==> flow/design.v <==
`timescale 1ns / 1ps
module LowestSetBit #(parameter SIZE = 8)(
    input [SIZE-1:0] i_Input,
    output [SIZE-1:0] o_Output
    );
    assign o_Output = ((i_Input-1)^i_Input)&i_Input;
endmodule
`timescale 1ns / 1ps
module Interrupt_Controller(
    input i_Clk,
    input i_Enable,
    input i_nRst,
    input [4:0] i_Interrupt_Request,
    input i_Interrupt_Handled,
    output [4:0] o_Interrupts,
    input i_Bus_Enable,
    input i_ReadWrite,
    input i_Register_Select,
    input [4:0] i_Bus,
    output [4:0] o_Bus
    );
    reg [4:0] IE = 5'b00000;
    reg [4:0] IF = 5'b00000;
    assign o_Interrupts = IE & IF;
    wire [4:0] priority_interrupt;
    LowestSetBit #(.SIZE(5)) priority_interrupt_bit
    (.i_Input(o_Interrupts & {5{i_Interrupt_Handled}}),
    .o_Output(priority_interrupt)
    );
    assign o_Bus = (i_Register_Select ? IE : IF) & {5{~i_ReadWrite & i_Bus_Enable}};
    always @(posedge i_Clk) begin
        if(~i_nRst) begin
            IF <= 5'b00000;
        end
        else if(i_Enable & i_Bus_Enable & i_ReadWrite & ~i_Register_Select) begin
            IF <= i_Bus;
        end
        else if(i_Enable) begin
            IF <= (IF & ~priority_interrupt) | i_Interrupt_Request;
        end
        if(~i_nRst) begin
            IE <= 5'b00000;
        end
        else if(i_Enable & i_Bus_Enable & i_ReadWrite & i_Register_Select) begin
            IE <= i_Bus;
        end
    end
endmodule
======== Step by step through the tools: Interrupt_Controller ========
What the tools print for Interrupt_Controller, step after step.
Line numbers count from 1 in the design file above.
Operators carry their Yosys type and port widths (W data, S select, Z words).
Library cell names are shortened.
The mark -- stands for no value.
design
  design top .............................. Interrupt_Controller
  clock input ............................. i_Clk
  cell library ............................ sky130hd
  timing corner ........................... tt_025C_1v80

======== Word level ========
Yosys after proc, flatten, opt, wreduce and memory -nomap, before mapping. Memory bits, and registers merged into a memory's read port (data or address), are not among the register bits. Print and check cells are not counted. Equal cells are merged and count once.
operators by class
  add/sub/neg operators ................... 1
  muxes and demuxes ....................... 3
  bitwise logic cells ..................... 15
  reduce/logical cells .................... 1
operator list
  cell                   count
  $and A5 B5 Y5          5
  $mux W5                3
  $and A1 B1 Y1          5
  $sub A5 B1 Y5 const B  1
  $or A5 B5 Y5           1
  $xor A5 B5 Y5          1
  $not A5 Y5             1
  $not A1 Y1             2
  $reduce_bool A2 Y1     1
bit counts
  register bits ........................... 10
  input bits .............................. 17
  output and inout bits ................... 10
  elaborated cells ........................ 22

======== Depth ========
Yosys ltp: most cells in a row. Word level: on the elaborated netlist, between registers, memories and ports. Mapped: between sequential cells and ports; inverters and the memories' decode and read muxes count.
logic depth
  depth in word-level cells ............... 10
  ABC_AREA ................................ 0
  gate-level depth with buffers ........... 6
  depth with buffers taken out ............ 4

======== Synthesis result ========
Yosys stat after the flow's synthesis: flattened, memories mapped to cells. It holds for the ABC_AREA given above (unset counts as 0); a run with the other value may have another netlist.
synthesis totals
  standard cells after synthesis .......... 71
  mapped area ............................. 611.8 um^2
  sequential area ......................... 200.2 um^2
  flip-flops .............................. 10
  buffer cells ............................ 4
cell types
  cell type  count  area in all (um^2)
  dfxtp_1    10     200.192
  mux2i_1    10     100.096
  nor2b_1    6      37.536
  and2_1     5      31.28
  nor2_1     7      26.275
  buf_6      2      22.522
  o21a_1     3      22.522
  and3b_1    2      17.517
  o221ai_1   2      17.517
  a21oi_1    3      15.014
  nand2_1    4      15.014
  inv_1      3      11.261
  nand2_4    1      11.261
  a41o_1     1      10.01
  o21ai_0    2      10.01
  a22oi_1    1      7.507
  buf_4      1      7.507
  nor3b_1    1      7.507
Other cell types: 7; their cells: 7.
By module: a second synthesis without flattening, with its own total; a netlist apart from the flattened one above.
second synthesis, totals
  cells (unflattened synthesis) ........... 78
  area total of the unflattened synthesis .. 640.6 um^2
Each row is one instance without its submodules.
by module
  module                 instances  cells  area (um^2)
  Interrupt_Controller   1          72     583.1
  LowestSetBit (SIZE=5)  1          6      57.6

======== Timing after synthesis ========
Source: OpenSTA report_checks on the synthesized netlist (no wires, ideal clock, input and output delay 20% of the period each), path of least setup slack; recovery checks are left aside. Register names are those of the netlist, which keeps one name where synthesis merged equal registers.
timing post-synthesis
  path kind ............................... input-to-reg
  from .................................... in i_Register_Select
  to ...................................... reg IF[2]
  clock period ............................ 1.53 ns
  external input delay .................... 0.306 ns
  setup time .............................. 0.116 ns
  arrival ................................. 1.157 ns
  path slack .............................. 0.257 ns
  delay of the path ....................... 0.967 ns
  driving pins on the path ................ 6
  buffers on the path ..................... 2
  synthesis period reached ................ 1.273 ns
"delay of the path" = arrival - input delay + setup time.
"driving pins on the path": output pins that drive a net of the path, with the launching flip-flop's if there is one; two outputs of one cell count as two.
"synthesis period reached" = period - worst setup slack (recovery checks aside). The figure is calculated, with input and output delays left at 20% of the set period.
The rows between start and end are the longest chain of elaborated cells between them; the timing report does not say that the signal goes this way. Where chains are equally long, one stands for them.
A line is the first line of the expression or statement that the cell stems from. Yosys adds cells for indexed reads and writes and turns some case tables into memories.
A register here has more assigning lines than the two given.
between the ends, post-synthesis
  cells stage by stage .................... buf_6 -> and3b_1 -> buf_6 -> mux2i_1 -> nor2_1 -> a41o_1
  length of the longest elaborated chain .. 3
RTL lines, path post-synthesis
  what                RTL line  RTL
  start: declaration  18        input i_Register_Select,
  $not A1 Y1          35        else if(i_Enable & i_Bus_Enable & i_ReadWrite & ~i_Register_Select) begin
  $and A1 B1 Y1       35
  $mux W5             35
  end: assignment     36        IF <= i_Bus;
  end: assignment     39        IF <= (IF & ~priority_interrupt) | i_Interrupt_Request;
  end: declaration    23        reg [4:0] IF = 5'b00000;

======== Worst path after layout ========
From the final timing report of run 1: the path of least setup slack in the routed layout; clock arrival at registers is part of the times.
timing post-layout
  path kind ............................... reg-to-output
  from .................................... reg IE[1]
  to ...................................... out o_Interrupts[1]
  clock period ............................ 1.35 ns
  output delay ............................ 0.27 ns
  arrival ................................. 1.05 ns
  path slack .............................. 0.03 ns
  driving pins on the path ................ 3
  buffers on the path ..................... 1
The rows between start and end are the longest chain of elaborated cells between them; the timing report does not say that the signal goes this way. Where chains are equally long, one stands for them.
between the ends, post-layout
  cells stage by stage .................... dfxtp_1 -> and2_1 -> dlygate4sd2_1
  length of the longest elaborated chain .. 1
RTL lines, path post-layout
  what                RTL line  RTL
  start: declaration  22        reg [4:0] IE = 5'b00000;
  start: assignment   42        IE <= 5'b00000;
  start: assignment   45        IE <= i_Bus;
  $and A5 B5 Y5       24        assign o_Interrupts = IE & IF;
  end: declaration    15        output [4:0] o_Interrupts,

Subject: flow runs of Interrupt_Controller

Hi,

Measured results for Interrupt_Controller: 2 stored runs of the Yosys and OpenROAD flow on sky130hd. The settings differ; the order carries no meaning. The constraints put input and output delay at 20% of the set period each and load the outputs with 0.01 pF.
"clock period achieved" = clock period - worst setup slack. The figure is calculated, with input and output delays left at 20% of the set period.
"time used up by the worst setup path" means the part of the period allowed to the worst setup path (the constraints hold back 20% at inputs and 20% at outputs) less its slack; where the path has registers, the arrival times of their clocks count too.
By "total design power" is meant OpenSTA's value without simulated activity: inputs other than the clock are taken to toggle once in ten clock periods, and the tool carries that through the logic.

======== run 1 ========
==> flow/run.sh <==
#!/bin/bash
# the make line also repeats the synthesis and layout settings of config.mk as NAME=value (left out here)
make -C /OpenROAD-flow-scripts/flow DESIGN_CONFIG=/design/flow/config.mk WORK_HOME=/design/flow/orfs CLKGATE_MAP_FILE= finish
==> flow/config.mk <==
export PLATFORM = sky130hd
export DESIGN_NAME = Interrupt_Controller
export DESIGN_NICKNAME = Interrupt_Controller
export VERILOG_FILES = /design/flow/design.v
export SDC_FILE = /design/flow/constraint.sdc
export NUM_CORES = 4
export LEC_CHECK = 0
export CAP_MARGIN = 20
export CORE_MARGIN = 2
export CORE_UTILIZATION = 32
export HOLD_SLACK_MARGIN = 0.19
export MAX_ROUTING_LAYER = met4
export PLACE_DENSITY_LB_ADDON = 0.03
export SLEW_MARGIN = 35
==> flow/constraint.sdc <==
create_clock -name core_clock -period 1.35 [get_ports {i_Clk}]
set_input_delay 0.2700 -clock core_clock [delete_from_list [all_inputs] [get_ports {i_Clk}]]
set_output_delay 0.2700 -clock core_clock [all_outputs]
set_load 0.01 [all_outputs]

-------- measured, run 1 --------
  sum of negative setup slack ............. 0.000 ns
  total design power ...................... 0.6948 mW
  worst setup slack after layout .......... 0.026 ns
  clock period achieved ................... 1.324 ns
  cell area after synthesis ............... 611.8 um^2
  standard-cell area after layout ......... 980.9 um^2
  worst hold slack in the final report .... 0.507 ns
  time used up by the worst setup path .... 1.05 ns
  critical path type ...................... reg-to-output
  die outline area ........................ 2277.7 um^2

======== run 2 ========
==> flow/run.sh <==
#!/bin/bash
# the make line also repeats the synthesis and layout settings of config.mk as NAME=value (left out here)
make -C /OpenROAD-flow-scripts/flow DESIGN_CONFIG=/design/flow/config.mk WORK_HOME=/design/flow/orfs CLKGATE_MAP_FILE= finish
==> flow/config.mk <==
export PLATFORM = sky130hd
export DESIGN_NAME = Interrupt_Controller
export DESIGN_NICKNAME = Interrupt_Controller
export VERILOG_FILES = /design/flow/design.v
export SDC_FILE = /design/flow/constraint.sdc
export NUM_CORES = 4
export LEC_CHECK = 0
export CAP_MARGIN = 20
export CORE_MARGIN = 2
export CORE_UTILIZATION = 40
export SLEW_MARGIN = 20
==> flow/constraint.sdc <==
create_clock -name core_clock -period 1.56 [get_ports {i_Clk}]
set_input_delay 0.3120 -clock core_clock [delete_from_list [all_inputs] [get_ports {i_Clk}]]
set_output_delay 0.3120 -clock core_clock [all_outputs]
set_load 0.01 [all_outputs]

-------- measured, run 2 --------
  standard-cell area after layout ......... 939.7 um^2
  total design power ...................... 0.6446 mW
  worst hold slack in the final report .... 0.465 ns
  worst setup slack after layout .......... 0.069 ns
  sum of negative setup slack ............. 0.000 ns
  time used up by the worst setup path .... 0.87 ns
  critical path type ...................... input-to-output
  cell area after synthesis ............... 611.8 um^2
  clock period achieved ................... 1.491 ns
  die outline area ........................ 1858.5 um^2

Regards
