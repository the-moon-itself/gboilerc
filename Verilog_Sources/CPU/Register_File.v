==> flow/design.v <==
`timescale 1ns / 1ps
module Bypass_Register #(SIZE = 8, INITIAL = 0) (
    input i_Clk,  
    input i_Enable,  
    input i_nRst,  
    input i_Write,  
    input [SIZE-1:0] i_Data,  
    output [SIZE-1:0] o_Data  
    );
    wire [SIZE-1:0] register_data;
    Register #(.SIZE(SIZE), .INITIAL(INITIAL)) register
    (.i_Clk(i_Clk),
    .i_Enable(i_Enable),
    .i_nRst(i_nRst),
    .i_Write(i_Write),
    .i_Data(i_Data),
    .o_Data(register_data)
    );
    assign o_Data = i_Write ? i_Data : register_data;
endmodule
`timescale 1ns / 1ps
module Register #(SIZE = 8, INITIAL = 0) (
    input i_Clk,  
    input i_Enable,  
    input i_nRst,  
    input i_Write,  
    input [SIZE-1:0] i_Data,  
    output reg [SIZE-1:0] o_Data = INITIAL  
    );
    always @(posedge i_Clk, negedge i_nRst) begin
        if(!i_nRst) begin
            o_Data <= INITIAL;
        end
        else if (i_Enable == 1 && i_Write == 1) begin
            o_Data <= i_Data;
        end
    end
endmodule
`timescale 1ns / 1ps
module Register_File(
    input i_Clk,  
    input i_Enable,  
    input i_nRst,  
    input [7:0] i_Read8,  
    input [7:0] i_Write8,  
    input [7:0] i_Bus8,  
    output [7:0] o_Bus8,  
    input [5:0] i_Read16,  
    input [5:0] i_Write16,  
    input [15:0] i_Bus16,  
    output [15:0] o_Bus16,  
    output [15:0] o_HL  
    );
    wire [7:0] w_data;
    Bypass_Register Reg_W
    (.i_Clk(i_Clk),
    .i_Enable(i_Enable),
    .i_nRst(i_nRst),
    .i_Write(i_Write8[0] | i_Write16[0]),
    .i_Data(i_Write16[0] ? i_Bus16[15:8] : i_Bus8),
    .o_Data(w_data)
    );
    wire [7:0] z_data;
    Bypass_Register Reg_Z
    (.i_Clk(i_Clk),
    .i_Enable(i_Enable),
    .i_nRst(i_nRst),
    .i_Write(i_Write8[1] | i_Write16[0]),
    .i_Data(i_Write16[0] ? i_Bus16[7:0] : i_Bus8),
    .o_Data(z_data)
    );
    wire [7:0] b_data;
    Bypass_Register Reg_B
    (.i_Clk(i_Clk),
    .i_Enable(i_Enable),
    .i_nRst(i_nRst),
    .i_Write(i_Write8[2] | i_Write16[1]),
    .i_Data(i_Write16[1] ? i_Bus16[15:8] : i_Bus8),
    .o_Data(b_data)
    );
    wire [7:0] c_data;
    Bypass_Register Reg_C
    (.i_Clk(i_Clk),
    .i_Enable(i_Enable),
    .i_nRst(i_nRst),
    .i_Write(i_Write8[3] | i_Write16[1]),
    .i_Data(i_Write16[1] ? i_Bus16[7:0] : i_Bus8),
    .o_Data(c_data)
    );
    wire [7:0] d_data;
    Bypass_Register Reg_D
    (.i_Clk(i_Clk),
    .i_Enable(i_Enable),
    .i_nRst(i_nRst),
    .i_Write(i_Write8[4] | i_Write16[2]),
    .i_Data(i_Write16[2] ? i_Bus16[15:8] : i_Bus8),
    .o_Data(d_data)
    );
    wire [7:0] e_data;
    Bypass_Register Reg_E
    (.i_Clk(i_Clk),
    .i_Enable(i_Enable),
    .i_nRst(i_nRst),
    .i_Write(i_Write8[5] | i_Write16[2]),
    .i_Data(i_Write16[2] ? i_Bus16[7:0] : i_Bus8),
    .o_Data(e_data)
    );
    wire [7:0] h_data;
    Bypass_Register Reg_H
    (.i_Clk(i_Clk),
    .i_Enable(i_Enable),
    .i_nRst(i_nRst),
    .i_Write(i_Write8[6] | i_Write16[3]),
    .i_Data(i_Write16[3] ? i_Bus16[15:8] : i_Bus8),
    .o_Data(h_data)
    );
    wire [7:0] l_data;
    Bypass_Register Reg_L
    (.i_Clk(i_Clk),
    .i_Enable(i_Enable),
    .i_nRst(i_nRst),
    .i_Write(i_Write8[7] | i_Write16[3]),
    .i_Data(i_Write16[3] ? i_Bus16[7:0] : i_Bus8),
    .o_Data(l_data)
    );
    assign o_HL = {h_data, l_data};
    assign o_Bus8 = ({8{i_Read8[0]}} & w_data) |
                    ({8{i_Read8[1]}} & z_data) |
                    ({8{i_Read8[2]}} & b_data) |
                    ({8{i_Read8[3]}} & c_data) |
                    ({8{i_Read8[4]}} & d_data) |
                    ({8{i_Read8[5]}} & e_data) |
                    ({8{i_Read8[6]}} & h_data) |
                    ({8{i_Read8[7]}} & l_data);
    wire [15:0] wz_data = {w_data, z_data};
    wire [15:0] bc_data = {b_data, c_data};
    wire [15:0] de_data = {d_data, e_data};
    wire [15:0] hl_data = {h_data, l_data};
    wire [15:0] sp_data;
    Bypass_Register #(.SIZE(16)) Reg_SP
    (.i_Clk(i_Clk),
    .i_Enable(i_Enable),
    .i_nRst(i_nRst),
    .i_Write(i_Write16[4]),
    .i_Data(i_Bus16),
    .o_Data(sp_data)
    );
    wire [15:0] pc_data;
    Bypass_Register #(.SIZE(16)) Reg_PC
    (.i_Clk(i_Clk),
    .i_Enable(i_Enable),
    .i_nRst(i_nRst),
    .i_Write(i_Write16[5]),
    .i_Data(i_Bus16),
    .o_Data(pc_data)
    );
    assign o_Bus16 = ({16{i_Read16[0]}} & wz_data) |
                     ({16{i_Read16[1]}} & bc_data) |
                     ({16{i_Read16[2]}} & de_data) |
                     ({16{i_Read16[3]}} & hl_data) |
                     ({16{i_Read16[4]}} & sp_data) |
                     ({16{i_Read16[5]}} & pc_data);
endmodule
======== Tool chain data of Register_File ========
The steps from the RTL of Register_File to its reports follow in flow order.
Lines are those of the file above, counted from 1.
Library cell names are shortened.
Not given: --
set-up
  design top .............................. Register_File
  clock port .............................. i_Clk
  standard-cell library ................... sky130hd
  library corner .......................... tt_025C_1v80

======== Word-level counts ========
Counts by Yosys on the flattened word-level netlist (proc, flatten, opt, wreduce; memories kept). Register bits leave out memories and registers merged into their read ports (data or address); mux counts leave out enables and synchronous resets folded into registers. Print and check cells are left out. Cells with the same type and inputs are merged into one.
storage and ports
  bits in latches ......................... 0
  bits in registers ....................... 96
  output and inout port bits .............. 40
  memories ................................ 0
  word width x clocked read ports ......... 0
  bits in writable memories ............... 0
  elaborated cells ........................ 72
  input bits .............................. 55
  ROM bits ................................ 0
cells by class
  multipliers ............................. 0
  div/mod/pow operators ................... 0
  $add $sub $neg .......................... 0
  reduce/logical cells .................... 10
  muxes and demuxes ....................... 18
  bitwise gates (word level) .............. 34
  shift operators ......................... 0
  equal/unequal tests ..................... 0
  $lt $le $gt $ge ......................... 0
operators by type and width
  cell                count
  8-bit two-way mux   16
  16-bit bitwise AND  6
  16-bit OR           5
  8-bit bitwise AND   8
  8-bit OR            7
  16-bit two-way mux  2
  1-bit logical AND   10
  1-bit OR            8

======== Longest topological paths ========
Longest topological path by Yosys (ltp), each cell counted once; first at word level (registers and memories cut), then after technology mapping (sequential cells cut; the memories' decode and read muxes count).
depth
  depth after elaboration ................. 10
  ABC_AREA ................................ 0
  mapped depth ............................ 6
  depth with buffers taken out ............ 4

======== Synthesis result ========
Source: synth_stat.txt of the flow (Yosys; design flattened, memories mapped). It holds for the ABC_AREA given above (unset counts as 0); a run with the other value may have another netlist.
The area totals of this step are shown rounded.
cell types
  cell      count  total area (um^2)
  dfrtp_1   96     2.4E+03
  o22ai_1   116    725.696
  mux2_2    43     484.214
  mux2_1    38     427.91
  a21oi_1   78     390.374
  nand2b_1  48     300.288
  mux2i_1   27     270.259
  o211ai_1  35     262.752
  nand2_1   68     255.245
  nor2b_1   36     225.216
  clkbuf_1  49     183.926
  a222oi_1  14     140.134
  buf_2     26     130.125
  a211oi_1  15     112.608
  nand3_1   21     105.101
  a32oi_1   11     96.342
  o22a_1    8      70.067
  nand4_1   11     68.816
Not listed: further types 24, cells in them 73.
mapped netlist
  cell area after synthesis ............... 7100 um^2
  cells in the netlist .................... 813
  buffers ................................. 95
  sequential area ......................... 2400 um^2
  mapped flip-flops ....................... 96
The figures by module come from a second, unflattened synthesis with its own total; it is not the netlist above.
second synthesis, totals
  cells (unflattened synthesis) ........... 612
  area (unflattened synthesis) ............ 6900 um^2
Rows give one instance, submodules left out.
by module
  module                     seq. area (um^2)  cells  instances  area (um^2)
  Register                   200               17     8          300
  Register_File              0.0               300    1          1700
  Register                   400               34     2          640
  Bypass_Register            0.0               9      8          130
  Bypass_Register (SIZE=16)  0.0               18     2          250

======== Path before layout ========
OpenSTA on the mapped netlist: ideal clock, no wires. The path of least setup slack (recovery checks aside). Input and output delay are each 20% of the period. Register names are those of the netlist, which keeps one name where synthesis merged equal registers.
timing path after synthesis
  path kind ............................... input to output
  start ................................... in i_Write8[7]
  end ..................................... out o_Bus8[4]
  clock period ............................ 2040 ps
  external input delay .................... 408 ps
  data arrival time ....................... 1595 ps
  launch time at the first pin ............ 408 ps
  data required time ...................... 1632 ps
  slack ................................... 37 ps
  path delay .............................. 1187 ps
  buffers on the path ..................... 1
  stages on the path ...................... 5
  external output delay ................... 408 ps
  synthesis period reached ................ 2003 ps
"path delay" is the arrival time less input delay plus setup time.
At an output port there is no setup time.
"stages on the path": output pins that drive a net of the path, with the launching flip-flop's if there is one; two outputs of one cell count as two.
"synthesis period reached" = period - worst setup slack (recovery checks aside). The figure is calculated, with input and output delays left at 20% of the set period.
The rows between start and end are the longest chain of elaborated cells between them; the timing report does not say that the signal goes this way. Where chains are equally long, one stands for them.
A line is the first line of the expression or statement that the cell stems from. Yosys adds cells for indexed reads and writes and turns some case tables into memories.
on the way, after synthesis
  cells stage by stage .................... buf_2 > mux2i_1 > a21oi_1 > o2bb2ai_1 > or4_1
  length of the longest elaborated chain .. 4
  elaborated cells on any way between the ends .. 4
  source lines of those cells ............. 4
  classes of those cells .................. mux (1); logic (3)
RTL lines, path after synthesis
  item               line  text
  from (decl)        45    input [7:0] i_Write8,
  1-bit OR           122   .i_Write(i_Write8[7] | i_Write16[3]),
  8-bit two-way mux  19    assign o_Data = i_Write ? i_Data : register_data;
  8-bit bitwise AND  134   ({8{i_Read8[7]}} & l_data);
  8-bit OR           127   assign o_Bus8 = ({8{i_Read8[0]}} & w_data) |
  to (decl)          47    output [7:0] o_Bus8,
Some nets on the timed path still bear RTL names; the line given drives or declares the net.
nets with RTL names, path after synthesis
  net      line
  o_HL[4]  19

======== Path in the finished layout ========
From the final timing report of stored run 2: the path of least setup slack in the routed layout; clock arrival at registers is part of the times.
The report prints the path's times to 10 ps; the period is as set.
timing path after layout
  path kind ............................... register to output
  start ................................... reg Reg_H.register.o_Data[6]
  end ..................................... out o_Bus16[14]
  stages on the path ...................... 7
  launch time at the first pin ............ 360 ps
  data required time ...................... 1250 ps
  slack ................................... -730 ps
  data arrival time ....................... 1980 ps
  buffers on the path ..................... 2
  clock period ............................ 1560 ps
  external output delay ................... 310 ps
The rows between start and end are the longest chain of elaborated cells between them; the timing report does not say that the signal goes this way. Where chains are equally long, one stands for them.
on the way, after layout
  cells stage by stage .................... dfrtp_1 > mux2i_4 > a21oi_2 > a222oi_1 > buf_4 > nand4_1 > buf_2
  length of the longest elaborated chain .. 5
  elaborated cells on any way between the ends .. 5
  source lines of those cells ............. 3
  classes of those cells .................. mux (1); logic (4)
RTL lines, path after layout
  item                line  text
  from (decl)         28    output reg [SIZE-1:0] o_Data = INITIAL
  from (assign)       32    o_Data <= INITIAL;
  from (assign)       35    o_Data <= i_Data;
  8-bit two-way mux   19    assign o_Data = i_Write ? i_Data : register_data;
  16-bit bitwise AND  160   ({16{i_Read16[3]}} & hl_data) |
  16-bit OR x3        157   assign o_Bus16 = ({16{i_Read16[0]}} & wz_data) |
  to (decl)           51    output [15:0] o_Bus16,

--- measured runs ---
Record of 2 stored runs of the RTL-to-layout flow on Register_File, platform sky130hd. The runs are unordered. Constraints: input delay and output delay 20% of the set period each, output load 0.01 pF.
"period achieved" means the clock period less the worst setup slack. The figure is calculated, with input and output delays left at 20% of the set period.
By "critical path time" is meant the share of the clock period that the worst setup path is allowed (20% is reserved at inputs, 20% at outputs), minus its slack. Clock arrival times at its registers enter into it.
"total design power": no workload was simulated; the value follows from the tool's default switching activity.
"critical path time" is given in steps of 10 ps.
Results are given in rounded form.

---- stored run 1 ----
settings
  period_ns = 1.69
  CORE_UTILIZATION = 53
  SETUP_SLACK_MARGIN = 0.09
  PLACE_DENSITY_LB_ADDON = 0.2
  CELL_PAD_IN_SITES_DETAIL_PLACEMENT = 1
  TNS_END_PERCENT = 100
  ABC_AREA = 1
  GPL_TIMING_DRIVEN = 1
  CTS_CLUSTER_SIZE = 63
  CTS_CLUSTER_DIAMETER = 149
  CAP_MARGIN = 20
  CORE_MARGIN = 2
  SLEW_MARGIN = 20
results
  did not finish, placement stopped with DPL-0033

---- stored run 2 ----
settings
  period_ns = 1.56
  CAP_MARGIN = 20
  CORE_MARGIN = 2
  CORE_UTILIZATION = 40
  SLEW_MARGIN = 20
results
  chip area after synthesis (Yosys) ....... 7100 um^2
  total design power ...................... 9.3 mW
  setup slack of the worst path ........... -730 ps
  area inside the die boundary ............ 19000 um^2
  critical path time ...................... 1980 ps
  worst path kind ......................... register to output
  setup total negative slack .............. -14000 ps
  period achieved ......................... 2290 ps
  utilization after layout ................ 0.67
  standard-cell area after routing ........ 12000 um^2
--- end ---
